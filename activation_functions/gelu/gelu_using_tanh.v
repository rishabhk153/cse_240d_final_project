==> flow/design.v <==
module gelu_using_tanh (
    input clk,
    input reset,
    input signed [7:0] x_in,   
    output reg signed [7:0] y_out  
);
    localparam signed [7:0] SQRT_2_PI = 8'd25;    
    localparam signed [7:0] COEFF = 8'd1;         
    wire signed [7:0] x_cube;        
    wire signed [7:0] tanh_input;    
    wire signed [7:0] tanh_output;   
    reg signed [7:0] scaled_tanh;    
    reg signed [7:0] result;         
    tanh_using_sigmoid tanh_inst (
        .clk(clk),
        .reset(reset),
        .x_in(tanh_input),
        .y_out(tanh_output)
    );
    assign x_cube = (x_in * x_in * x_in) >>> 5;  
    assign tanh_input = (SQRT_2_PI * (x_in + ((COEFF * x_cube) >>> 5))) >>> 5;  
    always @(*) begin
        scaled_tanh = tanh_output >>> 2;  
    end
    always @(*) begin
            result = (x_in * (32 + scaled_tanh)) >>> 5;  
            y_out = result >>> 1;  
    end
endmodule
module sigmoid_piecewise (
    input clk,
    input reset,
    input signed [7:0] x_in,   
    output reg [7:0] y_out     
);
    localparam signed [7:0] SHIFT_1 = 1;    
    localparam signed [7:0] OFFSET_1 = 8'd5;   
    localparam signed [7:0] SHIFT_2 = 0;    
    localparam signed [7:0] OFFSET_2 = 8'd32;   
    localparam signed [7:0] SHIFT_3 = 1;   
    localparam signed [7:0] OFFSET_3 = 8'd69;   
    localparam signed [7:0] SHIFT_4 = 0;    
    localparam signed [7:0] OFFSET_4 = 8'd187;  
    localparam signed [7:0] SHIFT_5 = 1;    
    localparam signed [7:0] OFFSET_5 = 8'd225;  
    reg [7:0] y_s;
    always @(posedge clk or negedge reset) begin
      if(~reset) begin
        y_out <= 0;
      end
      else begin
        y_out <= y_s;
      end
    end 
    always @(*) begin
        if (x_in <= -128) begin
            y_s = 8'd0;   
        end else if (x_in >= 127) begin
            y_s = 8'd255;  
        end else if (x_in < -64) begin   
            y_s = ((x_in + 128) >>> SHIFT_1) + OFFSET_1;
        end else if (x_in < -32) begin   
            y_s = ((x_in + 64) >>> SHIFT_2) + OFFSET_2;
        end else if (x_in < 32) begin   
            y_s = ((x_in + 32) <<< SHIFT_3) + OFFSET_3;
        end else if (x_in < 64) begin   
            y_s = ((x_in - 32) >>> SHIFT_4) + OFFSET_4;
        end else begin   
            y_s = ((x_in - 64) >>> SHIFT_5) + OFFSET_5;
        end
    end
endmodule
module tanh_using_sigmoid (
    input clk,
    input reset,
    input signed [7:0] x_in,       
    output reg signed [7:0] y_out     
);
    wire signed [7:0] scaled_input;   
    wire signed [7:0] sigmoid_out;   
    wire signed [8:0] scaled_sigmoid;  
    wire signed [7:0] tanh_temp;      
    wire signed [7:0] y_s;
    assign scaled_input = x_in <<< 1;  
    sigmoid_piecewise u1 (
        .x_in(scaled_input),
        .clk(clk),
        .reset(reset), 
        .y_out(sigmoid_out)
    );
    assign scaled_sigmoid = {sigmoid_out, 1'b0};  
    assign tanh_temp = scaled_sigmoid[8:1] - 8'd128;  
    assign y_s = tanh_temp;
    always @(*) begin
      if(x_in <= -64) begin
        y_out = -8'd128;
      end else if(x_in >= 64) begin
        y_out = 8'd127;
      end
      else begin
        y_out = y_s;
      end
    end 
endmodule
======== Step by step through the tools: gelu_using_tanh ========
The steps from the RTL of gelu_using_tanh to its reports follow in flow order.
Lines are those of the file above, counted from 1.
Library cell names are shortened.
The mark -- stands for no value.
set-up
  design top .............................. gelu_using_tanh
  clock port .............................. clk
  standard-cell library ................... sky130hd
  library corner .......................... tt_025C_1v80

======== After elaboration ========
Yosys after proc, flatten, opt, wreduce and memory -nomap, before mapping. Enables and synchronous resets that opt folds into registers are not counted as muxes. Memory bits, and registers merged into a memory's read port (data or address), are not among the register bits. Print and check cells are not counted.
cells by class
  $lt $le $gt $ge ......................... 8
  add/sub/neg operators ................... 13
  mux-type cells .......................... 8
  multiply operators ...................... 4
operators by type and width
  operator                                                                      number
  8-bit by 8-bit multiplier with 8-bit output                                   2
  8-bit by 8-bit multiplier with 13-bit output                                  1
  8-bit two-way mux                                                             8
  6-bit by 8-bit multiplier with 8-bit output with constant A                   1
  8-bit adder with constant B                                                   2
  4-bit by 7-bit < comparator with 1-bit output with constant B                 2
  4-bit by 8-bit subtractor with 9-bit output with constant B                   1
  4-bit by 9-bit adder with 9-bit output with constant B                        1
  3-bit by 8-bit greater-or-equal comparator with 1-bit output with constant B  1
  4-bit by 7-bit subtractor with 8-bit output with constant B                   1
  4-bit by 8-bit adder with 8-bit output with constant B                        1
  4-bit by 8-bit greater-or-equal comparator with 1-bit output with constant B  1
  4-bit by 8-bit <= comparator with 1-bit output with constant B                1
  4-bit by 8-bit < comparator with 1-bit output with constant B                 1
  7-bit by 6-bit adder with 8-bit output with constant A                        1
  8-bit by 1-bit adder with 8-bit output                                        1
  8-bit by 4-bit adder with 8-bit output with constant B                        1
  8-bit by 6-bit adder with 8-bit output with constant B                        1
  8-bit by 7-bit adder with 8-bit output with constant B                        1
  8-bit subtractor with constant B                                              1
  3-bit by 7-bit <= comparator with 1-bit output with constant B                1
  4-bit by 7-bit adder with 7-bit output with constant B                        1
  4-bit by 6-bit < comparator with 1-bit output with constant B                 1
bit counts
  bits in registers ....................... 8
  output and inout bits ................... 8
  word-level cells ........................ 34

======== Longest topological paths ========
Longest topological path by Yosys (ltp), each cell counted once; first at word level (registers and memories cut), then after technology mapping (sequential cells cut; the memories' decode and read muxes count).
logic depth
  depth in word-level cells ............... 12
  ABC_AREA ................................ 0
  mapped depth ............................ 45
  depth with buffers taken out ............ 43

======== Mapped cells and area ========
Yosys stat after the flow's synthesis: flattened, memories mapped to cells. It holds for the ABC_AREA given above (unset counts as 0); a run with the other value may have another netlist.
cells by type
  cell      number  total area (µm²)
  fa_1      47      940.902
  ha_1      73      913.376
  and2_1    54      337.824
  inv_1     71      266.506
  xnor2_1   27      236.477
  dfrtp_1   6       150.144
  xnor3_1   4       90.086
  xor2_1    9       78.826
  a21oi_1   11      55.053
  a21o_1    7       52.55
  nand2_1   13      48.797
  nor2b_1   6       37.536
  xnor2_4   1       27.526
  nand2b_1  4       25.024
  clkbuf_1  6       22.522
  a31o_2    2       17.517
  xnor2_2   1       16.266
  xor2_2    1       16.266
Other cell types: 11; their cells: 16.
synthesis totals
  mapped cells ............................ 359
  sequential area ......................... 150.1 µm²
  mapped flip-flops ....................... 6
  cell area after synthesis ............... 3442.1 µm²
The figures by module come from a second, unflattened synthesis with its own total; it is not the netlist above.
unflattened totals
  cell total of the unflattened synthesis .. 527
  area (unflattened synthesis) ............ 4643.2 µm²
Rows give one instance, submodules left out.
by module
  module              instances  cells  area (µm²)  seq. area (µm²)
  gelu_using_tanh     1          358    3258.1      0.0
  sigmoid_piecewise   1          147    1206.2      200.2
  tanh_using_sigmoid  1          22     178.9       0.0

======== Path before layout ========
Source: OpenSTA report_checks on the synthesized netlist (no wires, ideal clock, input and output delay 20% of the period each), path of least setup slack; recovery checks are left aside. Register names are those of the netlist, which keeps one name where synthesis merged equal registers.
timing post-synthesis
  path type ............................... input to register
  start ................................... input port x_in[0]
  end ..................................... register tanh_inst.u1.y_out[5]
  driving pins on the path ................ 41
  arrival ................................. 12628 ps
  delay of the path ....................... 10161 ps
  library setup time ...................... 113 ps
  external input delay .................... 2580 ps
  path slack .............................. 160 ps
  data required time ...................... 12787 ps
  clock period ............................ 12900 ps
  period reached after synthesis .......... 12740 ps
"delay of the path" = arrival - input delay + setup time.
"driving pins on the path": output pins that drive a net of the path, with the launching flip-flop's if there is one; two outputs of one cell count as two.
"period reached after synthesis" is the clock period less the worst setup slack; recovery checks do not enter. This is arithmetic on one report: input and output delays are still those of the set period (20% each).
The rows between start and end are the longest chain of elaborated cells between them; the timing report does not say that the signal goes this way. Where chains are equally long, one stands for them.
A line is the first line of the expression or statement that the cell stems from. Yosys adds cells for indexed reads and writes and turns some case tables into memories.
between the ends, post-synthesis
  path through ............................ clkbuf_1 clkbuf_1 and2_1 ha_1 a21o_1 fa_1 ha_1 fa_1 inv_1 fa_1 xnor2_1 and2_1 ha_1 inv_1 fa_1 fa_1 fa_1 inv_1 [... 5 more ...] xnor2_2 ha_1 inv_1 fa_1 xnor2_1 ha_1 fa_1 ha_1 ha_1 fa_1 xnor2_1 xnor2_1 xnor2_1 xnor3_1 xnor3_1 nand3_2 ha_1 inv_1
  cells in the longest elaborated chain ... 12
  elaborated cells on any way between the ends .. 26
  RTL lines with such cells ............... 13
  those cells by class .................... add/sub: 11; mul: 3; compare: 6; mux: 6
RTL lines, path post-synthesis
  what                                            line  text
  from (decl)                                     4     input signed [7:0] x_in,
  8-bit by 8-bit multiplier with 8-bit output x2  20    assign x_cube = (x_in * x_in * x_in) >>> 5;
  8-bit by 1-bit adder with 8-bit output          21    assign tanh_input = (SQRT_2_PI * (x_in + ((COEFF * x_cube) >>> 5))) >>> 5;
  6-bit by 8-bit multiplier with 8-bit output     21
  4-bit by 8-bit subtractor with 9-bit output     69    y_s = ((x_in - 64) >>> SHIFT_5) + OFFSET_5;
  8-bit by 6-bit adder with 8-bit output          69
  8-bit two-way mux                               66    end else if (x_in < 64) begin
  8-bit two-way mux                               64    end else if (x_in < 32) begin
  8-bit two-way mux                               62    end else if (x_in < -32) begin
  8-bit two-way mux                               60    end else if (x_in < -64) begin
  8-bit two-way mux                               58    end else if (x_in >= 127) begin
  8-bit two-way mux                               56    if (x_in <= -128) begin
  to (assign)                                     49    y_out <= 0;
  to (assign)                                     52    y_out <= y_s;
  to (decl)                                       34    output reg [7:0] y_out

======== Timing after layout ========
From the final timing report of stored run 1: the path of least setup slack in the routed layout; clock arrival at registers is part of the times.
The report prints the path's times to 10 ps; the period is as set.
timing after layout
  path type ............................... input to register
  start ................................... input port x_in[1]
  end ..................................... register tanh_inst.u1.y_out[5]
  data required time ...................... 28210 ps
  library setup time ...................... 110 ps
  path slack .............................. 11330 ps
  driving pins on the path ................ 40
  clock period ............................ 28100 ps
  arrival ................................. 16880 ps
  external input delay .................... 5620 ps
The rows between start and end are the longest chain of elaborated cells between them; the timing report does not say that the signal goes this way. Where chains are equally long, one stands for them.
between the ends, after layout
  path through ............................ clkdlybuf4s50_1 and2_1 ha_1 a21o_1 fa_1 ha_1 fa_1 inv_1 fa_1 xnor2_1 and2_1 ha_1 inv_1 fa_1 fa_1 fa_1 inv_1 ha_1 [... 4 more ...] xnor2_2 ha_1 inv_1 fa_1 xnor2_1 ha_1 fa_1 ha_1 ha_1 fa_1 xnor2_1 xnor2_1 xnor2_1 xnor3_1 xnor3_1 nand3_2 ha_1 inv_1
  cells in the longest elaborated chain ... 12
  elaborated cells on any way between the ends .. 26
  RTL lines with such cells ............... 13
  those cells by class .................... add/sub: 11; mul: 3; compare: 6; mux: 6
RTL lines, path after layout
  what                                            line  text
  from (decl)                                     4     input signed [7:0] x_in,
  8-bit by 8-bit multiplier with 8-bit output x2  20    assign x_cube = (x_in * x_in * x_in) >>> 5;
  8-bit by 1-bit adder with 8-bit output          21    assign tanh_input = (SQRT_2_PI * (x_in + ((COEFF * x_cube) >>> 5))) >>> 5;
  6-bit by 8-bit multiplier with 8-bit output     21
  4-bit by 8-bit subtractor with 9-bit output     69    y_s = ((x_in - 64) >>> SHIFT_5) + OFFSET_5;
  8-bit by 6-bit adder with 8-bit output          69
  8-bit two-way mux                               66    end else if (x_in < 64) begin
  8-bit two-way mux                               64    end else if (x_in < 32) begin
  8-bit two-way mux                               62    end else if (x_in < -32) begin
  8-bit two-way mux                               60    end else if (x_in < -64) begin
  8-bit two-way mux                               58    end else if (x_in >= 127) begin
  8-bit two-way mux                               56    if (x_in <= -128) begin
  to (assign)                                     49    y_out <= 0;
  to (assign)                                     52    y_out <= y_s;
  to (decl)                                       34    output reg [7:0] y_out

Appendix: measured runs

Flow measurements of gelu_using_tanh on sky130hd: 2 stored runs with different settings, listed in no order. Input and output delays are each 20% of the period that was set; the output load is 0.01 pF.
By "period reached" is meant the clock period of the run minus its worst setup slack. This is arithmetic on one report: input and output delays are still those of the set period (20% each).
"time on the worst setup path": the worst setup path's part of the clock period (all of it between registers, 20% less for each end at a port) less its slack. A launch clock that arrives late makes it longer, a capture clock that arrives late makes it shorter.
"time on the worst setup path" is known to 10 ps.

---- stored run 1 ----
settings
  period_ns = 28.1
  CORE_UTILIZATION = 59
  PLACE_DENSITY_LB_ADDON = 0.2
  TNS_END_PERCENT = 55
  MAX_ROUTING_LAYER = met5
  CAP_MARGIN = 20
  CORE_MARGIN = 2
  SLEW_MARGIN = 20
results
  post-route utilization .................. 66.4 %
  total negative slack .................... 0 ps
  full die area ........................... 6460.9 µm²
  worst setup slack after layout .......... 11328 ps
  time on the worst setup path ............ 11150 ps
  worst setup path kind ................... input to register
  chip area in the Yosys report ........... 3442.1 µm²
  period reached .......................... 16772 ps
  std-cell area (final layout) ............ 3702.3 µm²

---- stored run 2 ----
settings
  period_ns = 9.74
  CORE_UTILIZATION = 66
  PLACE_DENSITY_LB_ADDON = 0.15
  CELL_PAD_IN_SITES_GLOBAL_PLACEMENT = 1
  TNS_END_PERCENT = 70
  ABC_AREA = 0
  GPL_TIMING_DRIVEN = 0
  CTS_CLUSTER_SIZE = 30
  CTS_CLUSTER_DIAMETER = 113
  SLEW_MARGIN = 30
  MIN_ROUTING_LAYER = met1
  MAX_ROUTING_LAYER = met4
  CAP_MARGIN = 20
  CORE_MARGIN = 2
results
  std-cell area (final layout) ............ 4247.8 µm²
  period reached .......................... 11872 ps
  post-route utilization .................. 83.7 %
  full die area ........................... 5808.7 µm²
  total negative slack .................... -9564 ps
  time on the worst setup path ............ 9920 ps
  worst setup path kind ................... input to register
  worst setup slack after layout .......... -2132 ps
  chip area in the Yosys report ........... 3442.1 µm²
