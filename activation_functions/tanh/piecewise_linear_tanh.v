==> flow/design.v <==
module tanh_piecewise (
    input clk,
    input reset,
    input signed [7:0] x_in,   
    output reg signed [7:0] y_out  
);
    localparam signed [7:0] SHIFT_1 = 4;   
    localparam signed [7:0] OFFSET_1 = -8'd128;
    localparam signed [7:0] SHIFT_2 = 0;    
    localparam signed [7:0] OFFSET_2 = -8'd123;  
    localparam signed [7:0] SHIFT_3 = 1;    
    localparam signed [7:0] OFFSET_3 = -8'd97;  
    localparam signed [7:0] SHIFT_4 = 0;    
    localparam signed [7:0] OFFSET_4 = 8'd97;
    localparam signed [7:0] SHIFT_5 = 4;    
    localparam signed [7:0] OFFSET_5 = 8'd123;  
    localparam signed [7:0] OFFSET_6 = 8'd127; 
    always @(posedge clk or negedge reset) begin
        if (~reset) begin
            y_out <= 8'd0;   
        end else begin
            if (x_in <= -96) begin
                y_out <= OFFSET_1; 
            end else if (x_in < -64) begin
                y_out <= ((x_in + 128) >>> SHIFT_1) + OFFSET_1;  
            end else if (x_in < -32) begin
                y_out <= ((x_in + 64) >>> SHIFT_2) + OFFSET_2;  
            end else if (x_in < 0) begin
                y_out <= ((x_in + 32) <<< SHIFT_3) + ((x_in + 32) >>> SHIFT_3) + OFFSET_3;  
            end else if (x_in < 32) begin
                y_out <= ((x_in) <<< SHIFT_3) + ((x_in + 32) >>> SHIFT_3);  
            end else if (x_in < 64) begin
                y_out <= ((x_in - 32) >>> SHIFT_4) + OFFSET_4;  
            end else if (x_in < 96) begin
                y_out <= ((x_in - 64) >>> SHIFT_5) + OFFSET_5;  
            end else begin
                y_out <= OFFSET_6;   
            end
        end
    end
endmodule
-- Tool chain data of tanh_piecewise
Tool output for the design above, in the order of the flow.
Lines are those of the file above, counted from 1.
Cell names lack the library's common part.
A cell with n/a has no value.
- top module: tanh_piecewise
- clock port: clk
- standard-cell library: sky130hd
- library corner: tt_025C_1v80

-- Word-level counts
Yosys after proc, flatten, opt, wreduce and memory -nomap, before mapping. Enables and synchronous resets that opt folds into registers are not counted as muxes. Memory bits, and registers merged into a memory's read port (data or address), are not among the register bits. Print and check cells are not counted.
- bits in registers at 8
- input port bits at 10
- noted output and inout port bits: 8
- noted cells after elaboration: 27
- noted add/subtract/negate cells: 12
- magnitude comparators at 7
- mux-type cells at 7
- operators by type and width (operator ; count):
    8-bit 2-to-1 mux ; 7
    8-bit adder with constant B ; 4
    8-bit by 7-bit less-than comparator with 1-bit output with constant B ; 2
    8-bit adder ; 2
    8-bit less-than comparator with constant B ; 2
    8-bit by 9-bit adder with 10-bit output with constant B ; 1
    8-bit by 7-bit adder with 9-bit output with constant B ; 1
    8-bit by 8-bit subtractor with 9-bit output with constant B ; 1
    5-bit by 8-bit adder with 8-bit output with constant B ; 1
    6-bit by 8-bit adder with 8-bit output with constant B ; 1
    8-bit by 1-bit less-than comparator with 1-bit output with constant B ; 1
    8-bit by 6-bit less-than comparator with 1-bit output with constant B ; 1
    8-bit by 7-bit subtractor with 8-bit output with constant B ; 1
    8-bit less-or-equal comparator with constant B ; 1

-- Depth
Longest topological path by Yosys (ltp), each cell counted once; first at word level (registers and memories cut), then after technology mapping (sequential cells cut; the memories' decode and read muxes count).
- depth after elaboration at 9
- noted ABC_AREA: 0
- noted depth in mapped cells: 11
- mapped depth without buffers: 11

-- Netlist
Source: synth_stat.txt of the flow (Yosys; design flattened, memories mapped). It holds for the ABC_AREA given above (unset counts as 0); a run with the other value may have another netlist.
- standard cells after synthesis at 170
- synthesis area at 1375.1 sq um
- sequential area at 200.2 sq um
- noted flip-flops: 8
- buffers at 7
- cell types (cell ; count ; total area (sq um)):
    ha_1 ; 25 ; 312.8
    dfrtp_1 ; 8 ; 200.192
    inv_1 ; 22 ; 82.579
    o21ai_0 ; 15 ; 75.072
    xnor2_1 ; 7 ; 61.309
    fa_1 ; 3 ; 60.058
    a21oi_1 ; 9 ; 45.043
    xor2_1 ; 5 ; 43.792
    mux2i_1 ; 4 ; 40.038
    nand2_1 ; 10 ; 37.536
    a211oi_1 ; 4 ; 30.029
    nand3_1 ; 6 ; 30.029
    nor2_1 ; 7 ; 26.275
    buf_2 ; 5 ; 25.024
    o21a_1 ; 3 ; 22.522
    a311o_1 ; 2 ; 20.019
    nor3_1 ; 4 ; 20.019
    o22ai_1 ; 3 ; 18.768
Other cell types: 24; their cells: 28.

-- Timing after synthesis
Path of least setup slack by OpenSTA after synthesis, without wires, with an ideal clock, recovery checks aside; 20% of the period is set as input and as output delay. Where synthesis merged equal registers, the netlist keeps one of their names.
- kind: input to register
- start: in x_in[5]
- end: reg y_out[5]
- noted period: 3.89 ns
- input delay: 0.778 ns
- setup time: 0.121 ns
- launch time at the first pin at 0.778 ns
- data arrival time at 2.878 ns
- data required time: 3.769 ns
- noted slack: 0.891 ns
- delay of the path at 2.221 ns
- noted driving pins on the path: 10
- noted path buffers: 1
- synthesis period reached: 2.999 ns
"delay of the path" is the arrival time less input delay plus setup time.
"driving pins on the path" counts driving pins, that of a launching flip-flop among them; a cell with two outputs on the path counts twice.
"synthesis period reached" is the clock period less the worst setup slack; recovery checks do not enter. This is arithmetic on one report: input and output delays are still those of the set period (20% each).
Between the ends stands the longest chain of elaborated cells between them, by number of cells; it is not shown to be the way that was timed. Of several equally long chains one is given.
A line is the first line of the expression or statement that the cell stems from. Yosys adds cells for indexed reads and writes and turns some case tables into memories.
A register here has more assigning lines than the two given.
- cell sequence: inv_1 > buf_2 > ha_1 > ha_1 > ha_1 > o21a_1 > o31a_4 > a211oi_1 > a311o_1 > a22o_1
- cells in the longest elaborated chain at 9
- elaborated cells between the ends (all ways) at 26
- classes of those cells: add/sub: 12; compare: 7; mux: 7
- ends and longest elaborated chain, post-synthesis (item ; line ; RTL):
    start: declaration ; 4 ; input signed [7:0] x_in,
    8-bit by 8-bit subtractor with 9-bit output ; 35 ; y_out <= ((x_in - 64) >>> SHIFT_5) + OFFSET_5;
    5-bit by 8-bit adder with 8-bit output ; 35 ;
    8-bit 2-to-1 mux ; 34 ; end else if (x_in < 96) begin
    8-bit 2-to-1 mux ; 32 ; end else if (x_in < 64) begin
    8-bit 2-to-1 mux ; 30 ; end else if (x_in < 32) begin
    8-bit 2-to-1 mux ; 28 ; end else if (x_in < 0) begin
    8-bit 2-to-1 mux ; 26 ; end else if (x_in < -32) begin
    8-bit 2-to-1 mux ; 24 ; end else if (x_in < -64) begin
    8-bit 2-to-1 mux ; 22 ; if (x_in <= -96) begin
    end: assignment ; 25 ; y_out <= ((x_in + 128) >>> SHIFT_1) + OFFSET_1;
    end: assignment ; 27 ; y_out <= ((x_in + 64) >>> SHIFT_2) + OFFSET_2;
    end: declaration ; 5 ; output reg signed [7:0] y_out

Data sheet: physical implementation of tanh_piecewise

tanh_piecewise on sky130hd: 2 stored runs with different settings, listed in no order. Input and output delays are each 20% of the period that was set; the output load is 0.01 pF.

Run 1
Settings were period_ns = 2.13; CORE_UTILIZATION = 65; SETUP_SLACK_MARGIN = 0.11; PLACE_DENSITY = 0.44; CORE_MARGIN = 10; CELL_PAD_IN_SITES_GLOBAL_PLACEMENT = 1; TNS_END_PERCENT = 70; ABC_AREA = 0; GPL_TIMING_DRIVEN = 0; GPL_ROUTABILITY_DRIVEN = 0; CAP_MARGIN = 10; MAX_ROUTING_LAYER = met5; SLEW_MARGIN = 20
- did not finish, placement stopped with GPL-0301

Run 2
Settings were period_ns = 2.44; CORE_UTILIZATION = 68; SETUP_SLACK_MARGIN = 0.63; CORE_ASPECT_RATIO = 0.52; CELL_PAD_IN_SITES_GLOBAL_PLACEMENT = 2; CELL_PAD_IN_SITES_DETAIL_PLACEMENT = 0; TNS_END_PERCENT = 10; CTS_CLUSTER_DIAMETER = 243; CAP_MARGIN = 15; SLEW_MARGIN = 5; CORE_MARGIN = 2
- did not finish, placement stopped with GPL-0301
